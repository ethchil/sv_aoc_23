==> flow/design.v <==
`timescale 1 ps / 1 ps
module day2pt2(
  input  logic clk,
  input  logic rst,
  input logic tvalid_rx,
  output logic tready_rx,
  input logic [7:0] tdata_rx,
  input logic tlast_rx,
  output logic tvalid_tx,
  input logic tready_tx,
  output logic [31:0] tdata_tx,
  output logic tlast_tx
);
logic [31:0] acc;
logic [31:0] pow;
logic [7:0] read_val;
logic [3:0] num_shift;
logic [7:0] red_max;
logic [7:0] blue_max;
logic [7:0] green_max;
logic is_number, is_space;
assign is_number = (tdata_rx <= 8'h39 && tdata_rx >= 8'h30);
assign is_space = (tdata_rx == 8'h20);
assign num_shift = (tdata_rx - 8'h30);
typedef enum {PARSE_FRONT, READ_NUMBER_1, READ_NUMBER_2, READ_COLOUR, OUTPUT_RESULT} state_t;
state_t state;
always @(posedge clk) begin
  if(rst) begin
    state <= PARSE_FRONT;
    acc <= '0;
    pow <= '0;
    red_max <= '0;
    blue_max <= '0;
    green_max <= '0;
    read_val <= '0;
    tready_rx <= 1'b0;
    tlast_tx <= 1'b0;
    tdata_tx <= '0;
    tvalid_tx <= 1'b0;
  end else begin
    case (state)
      PARSE_FRONT: begin
        tready_rx <= 1'b1;
        red_max <= '0;
        blue_max <= '0;
        green_max <= '0;
        if(tvalid_rx && tdata_rx == 8'h3A) begin
          acc <= acc + pow;
          state <= READ_NUMBER_1;
        end
        if(tready_tx) begin
          acc <= acc + pow;
          state <= OUTPUT_RESULT;
        end
      end
      READ_NUMBER_1: begin
        tready_rx <= 1'b1;
        if(tvalid_rx && is_number) begin
          read_val <= num_shift;
          state <= READ_NUMBER_2;
        end
        if(tlast_rx) begin
          state <= PARSE_FRONT;
          pow <= red_max * blue_max * green_max;
        end
      end
      READ_NUMBER_2: begin
        tready_rx <= 1'b1;
        if(tvalid_rx) begin
          if(is_number) begin
            read_val <= (read_val * 10) + num_shift;
          end
          state <= READ_COLOUR;
        end
      end
      READ_COLOUR: begin
        tready_rx <= 1'b1;
        if(tvalid_rx && ~is_space) begin
          if(8'h72 == tdata_rx && read_val > red_max) begin
            red_max <= read_val;
          end
          if(8'h62 == tdata_rx && read_val > blue_max) begin
            blue_max <= read_val;
          end
          if(8'h67 == tdata_rx && read_val > green_max) begin
            green_max <= read_val;
          end
          state <= READ_NUMBER_1;
        end
      end
      OUTPUT_RESULT: begin
        tready_rx <= 1'b0;
        tvalid_tx <= 1'b1;
        tdata_tx <= acc;
        tlast_tx <= 1'b1;
      end
      default: state <= PARSE_FRONT;
    endcase
  end
end
endmodule
# Step by step through the tools: day2pt2
# The steps from the RTL of day2pt2 to its reports follow in flow order.
# Line numbers count from 1 in the design file above.
# Library cell names are shortened.
# The mark - stands for no value.
[setup]
top_module = "day2pt2"
clk_port = "clk"
cell_library = "sky130hd"
pvt_corner = "tt_025C_1v80"

# Word-level counts
# Counts by Yosys on the flattened word-level netlist (proc, flatten, opt, wreduce; memories kept). Register bits leave out memories and registers merged into their read ports (data or address). Print and check cells are left out. Cells with the same type and inputs are merged into one.
[word_totals]
inputBits = 13
regBits = 162
elab_cells = 84
output_inout_bits = 35
[classes]
cmp = 5
multipliers = 3
n_eq = 18
mux = 23
add_sub_neg = 3
reduce_logical = 20
bitwise = 2
[op_table]
columns = ["cell", "count"]
rows = [
  ["two-way mux 32 bit", 8],
  ["multiplier 16 x 8 -> 24 bit", 1],
  ["case mux 32 bit (select 5 bit)", 1],
  ["multiplier 8 x 8 -> 16 bit", 1],
  ["two-way mux 8 bit", 9],
  ["== test 32 x 2 -> 1 bit with constant B", 2],
  ["case mux 8 bit (select 2 bit)", 4],
  ["== test 32 x 1 -> 1 bit with constant B", 1],
  ["== test 32 x 3 -> 1 bit with constant B", 1],
  ["adder 32 bit", 1],
  ["zero test 32 bit", 1],
  ["== test 7 x 8 -> 1 bit with constant A", 3],
  ["multiplier 8 x 3 -> 7 bit with constant B", 1],
  ["> comparator 8 bit", 3],
  ["== test 8 x 6 -> 1 bit with constant B", 2],
  ["inequality test 2 bit with constant B", 7],
  ["AND reduction 3 bit", 3],
  ["nonzero test 2 bit", 4],
  ["adder 8 x 4 -> 8 bit", 1],
  ["greater-or-equal comparator 8 x 6 -> 1 bit with constant B", 1],
  ["<= comparator 8 x 6 -> 1 bit with constant B", 1],
  ["logical AND 1 bit", 7],
  ["inequality test 3 bit with constant B", 2],
  ["AND reduction 5 bit", 1],
  ["AND reduction 2 bit", 2],
  ["subtractor 4 x 1 -> 4 bit with constant B", 1],
  ["AND reduction 4 bit", 1],
  ["OR reduction 4 bit", 1],
]
# Other operator kinds: 2; their cells: 3.

# Longest topological paths
# Longest topological path by Yosys (ltp), each cell counted once; first at word level (registers and memories cut), then after technology mapping (sequential cells cut; the memories' decode and read muxes count).
[depth]
depth_word = 6
ABC_AREA = 0
depth_mapped = 34
depth_no_buf = 34

# Synthesis result
# Source: synth_stat.txt of the flow (Yosys; design flattened, memories mapped). It holds for the ABC_AREA given above (unset counts as 0); a run with the other value may have another netlist.
# The area totals of this step are shown rounded.
[mapped]
flip_flops = 127
buffers = 43
cell_count = 1484
sequential_area_mm2 = 0.0025
area_mm2 = 0.013
[types]
columns = ["cell_type", "count", "type_area_um2"]
rows = [
  ["dfxtp_1", 127, 2.54E+03],
  ["fa_1", 123, 2.46E+03],
  ["ha_1", 138, 1.73E+03],
  ["inv_1", 183, 686.909],
  ["nor2_1", 153, 574.301],
  ["and2_1", 91, 569.296],
  ["mux2i_1", 51, 510.49],
  ["nand2_1", 136, 510.49],
  ["a21oi_1", 77, 385.37],
  ["o21ai_0", 57, 285.274],
  ["xnor2_1", 30, 262.752],
  ["xor2_1", 25, 218.96],
  ["a21o_1", 24, 180.173],
  ["a211oi_1", 20, 150.144],
  ["clkbuf_1", 37, 138.883],
  ["a22o_1", 14, 122.618],
  ["nor2b_1", 17, 106.352],
  ["and3_1", 16, 100.096],
]
# Other cell types: 49; their cells: 165.

# Timing after synthesis
# Source: OpenSTA report_checks on the synthesized netlist (no wires, ideal clock, input and output delay 20% of the period each), path of least setup slack; recovery checks are left aside. Register names are those of the netlist, which keeps one name where synthesis merged equal registers.
[synth_timing]
path_kind = "reg-to-reg"
from = "register red_max[0]"
to = "register pow[20]"
launch_ps = 0
t_arrival_ps = 8482
driving_pins = 33
slack_ps = 4096
path_buffers = 2
delay_ps = 8604
period_ps = 12700
period_less_setup_slack_ps = 8604
# "delay_ps" = arrival - input delay + setup time.
# "driving_pins": output pins that drive a net of the path, with the launching flip-flop's if there is one; two outputs of one cell count as two.
# "period_less_setup_slack_ps" = period - worst setup slack (recovery checks aside). The figure is calculated, with input and output delays left at 20% of the set period.
# Between the ends stands the longest chain of elaborated cells between them, by number of cells; it is not shown to be the way that was timed. Of several equally long chains one is given.
# A line is the first line of the expression or statement that the cell stems from. Yosys adds cells for indexed reads and writes and turns some case tables into memories.
# A register here has more assigning lines than the two given.
[synth_between]
cell_sequence = "dfxtp_1 > buf_1 > nand2_1 > fa_1 > fa_1 > inv_1 > fa_1 > inv_1 > fa_1 > inv_1 > ha_1 > nor3_1 > o21ai_0 > nor2b_1 > o311ai_0 > nand2b_1 > xor2_1 > and2_1 > fa_1 > fa_1 > fa_1 > inv_1 > fa_1 > inv_1 > ha_1 > clkbuf_1 > a21oi_1 > o21ai_0 > a21oi_1 > nor2b_1 > a2111oi_0 > mux2_2 > a221o_1"
elab_chain_cells = 2
[synth_lines]
columns = ["element", "line", "source"]
rows = [
  ["from (decl)", 18, "logic [7:0] red_max;"],
  ["from (assign)", 32, "red_max <= '0;"],
  ["from (assign)", 80, "red_max <= read_val;"],
  ["multiplier 8 x 8 -> 16 bit", 64, "pow <= red_max * blue_max * green_max;"],
  ["multiplier 16 x 8 -> 24 bit", 64, ""],
  ["to (assign)", 31, "pow <= '0;"],
  ["to (assign)", 64, ""],
  ["to (decl)", 15, "logic [31:0] pow;"],
]

# Timing after layout
# Path of least setup slack in the final report of job 1 (OpenROAD, finished layout, wires in). Where an end is a register, its clock arrival counts in the times.
# The path's times are printed in steps of 10 ps; the period is the one set.
[layout_timing]
path_kind = "reg-to-reg"
from = "register red_max[5]"
to = "register pow[20]"
t_arrival_ps = 8630
slack_ps = -480
launch_ps = 450
driving_pins = 34
period_ps = 7820
path_buffers = 3
# Between the ends stands the longest chain of elaborated cells between them, by number of cells; it is not shown to be the way that was timed. Of several equally long chains one is given.
# A register here has more assigning lines than the two given.
[layout_between]
cell_sequence = "dfxtp_4 > clkinvlp_4 > nor2_4 > fa_1 > fa_1 > fa_1 > inv_1 > fa_1 > inv_2 > ha_4 > o21a_1 > o21ai_2 > buf_4 > nor2b_4 > o311ai_4 > nand2b_4 > xor2_4 > buf_12 > and2_4 > fa_1 > fa_1 > fa_1 > inv_1 > fa_1 > inv_1 > ha_4 > clkbuf_8 > a21oi_4 > o21ai_2 > a21oi_2 > nor2b_1 > a2111oi_4 > mux2_4 > a221o_1"
elab_chain_cells = 2
[layout_lines]
columns = ["element", "line", "source"]
rows = [
  ["from (decl)", 18, "logic [7:0] red_max;"],
  ["from (assign)", 32, "red_max <= '0;"],
  ["from (assign)", 80, "red_max <= read_val;"],
  ["multiplier 8 x 8 -> 16 bit", 64, "pow <= red_max * blue_max * green_max;"],
  ["multiplier 16 x 8 -> 24 bit", 64, ""],
  ["to (assign)", 31, "pow <= '0;"],
  ["to (assign)", 64, ""],
  ["to (decl)", 15, "logic [31:0] pow;"],
]

# Top module day2pt2; platform sky130hd; tools Yosys and OpenROAD; 2 stored runs in no particular order. Input and output delays are each 20% of the period that was set; the output load is 0.01 pF.
# "period_less_ws_ps" = clock period - worst setup slack. The figure is calculated, with input and output delays left at 20% of the set period.
# "worstPathTime_ps" is the time allowed to the run's worst setup path (the clock period less input and output delay, where it has them) less its slack. Clock arrival times count: a late capture clock shortens it, a late launch clock lengthens it.
# "total_power_uw": no workload was simulated; the value follows from the tool's default switching activity.
# "worstPathTime_ps" is known to 10 ps.
# Measured values are rounded.

[[run]]
name = "job 1"
[run.settings]
period_ns = 7.82
CORE_UTILIZATION = 26
SETUP_SLACK_MARGIN = 1.5
PLACE_DENSITY_LB_ADDON = 0.01
CORE_ASPECT_RATIO = 1.75
CORE_MARGIN = 2
CELL_PAD_IN_SITES_GLOBAL_PLACEMENT = 0
TNS_END_PERCENT = 100
ABC_AREA = 0
GPL_TIMING_DRIVEN = 0
CTS_CLUSTER_SIZE = 74
CAP_MARGIN = 25
MIN_ROUTING_LAYER = "met1"
MAX_ROUTING_LAYER = "met4"
SLEW_MARGIN = 20
[run.results]
yosys_chip_area_mm2 = 0.013
die_area_mm2 = 0.051
layout_stdcell_area_mm2 = 0.016
util_pct = 34
final_setup_ws_ps = -480
setup_tns_ps = -1300
fin_hold_ws_ps = 460
total_power_uw = 1500
period_less_ws_ps = 8301
worstPathTime_ps = 8300
worstPathKind = "reg-to-reg"

[[run]]
name = "job 2"
[run.settings]
period_ns = 17.7
CORE_UTILIZATION = 24
CELL_PAD_IN_SITES_GLOBAL_PLACEMENT = 1
SLEW_MARGIN = 10
MAX_ROUTING_LAYER = "met4"
CAP_MARGIN = 20
CORE_MARGIN = 2
[run.results]
yosys_chip_area_mm2 = 0.013
die_area_mm2 = 0.055
layout_stdcell_area_mm2 = 0.015
util_pct = 28
final_setup_ws_ps = 8200
setup_tns_ps = 0
fin_hold_ws_ps = 460
total_power_uw = 680
period_less_ws_ps = 9461
worstPathTime_ps = 9460
worstPathKind = "reg-to-reg"
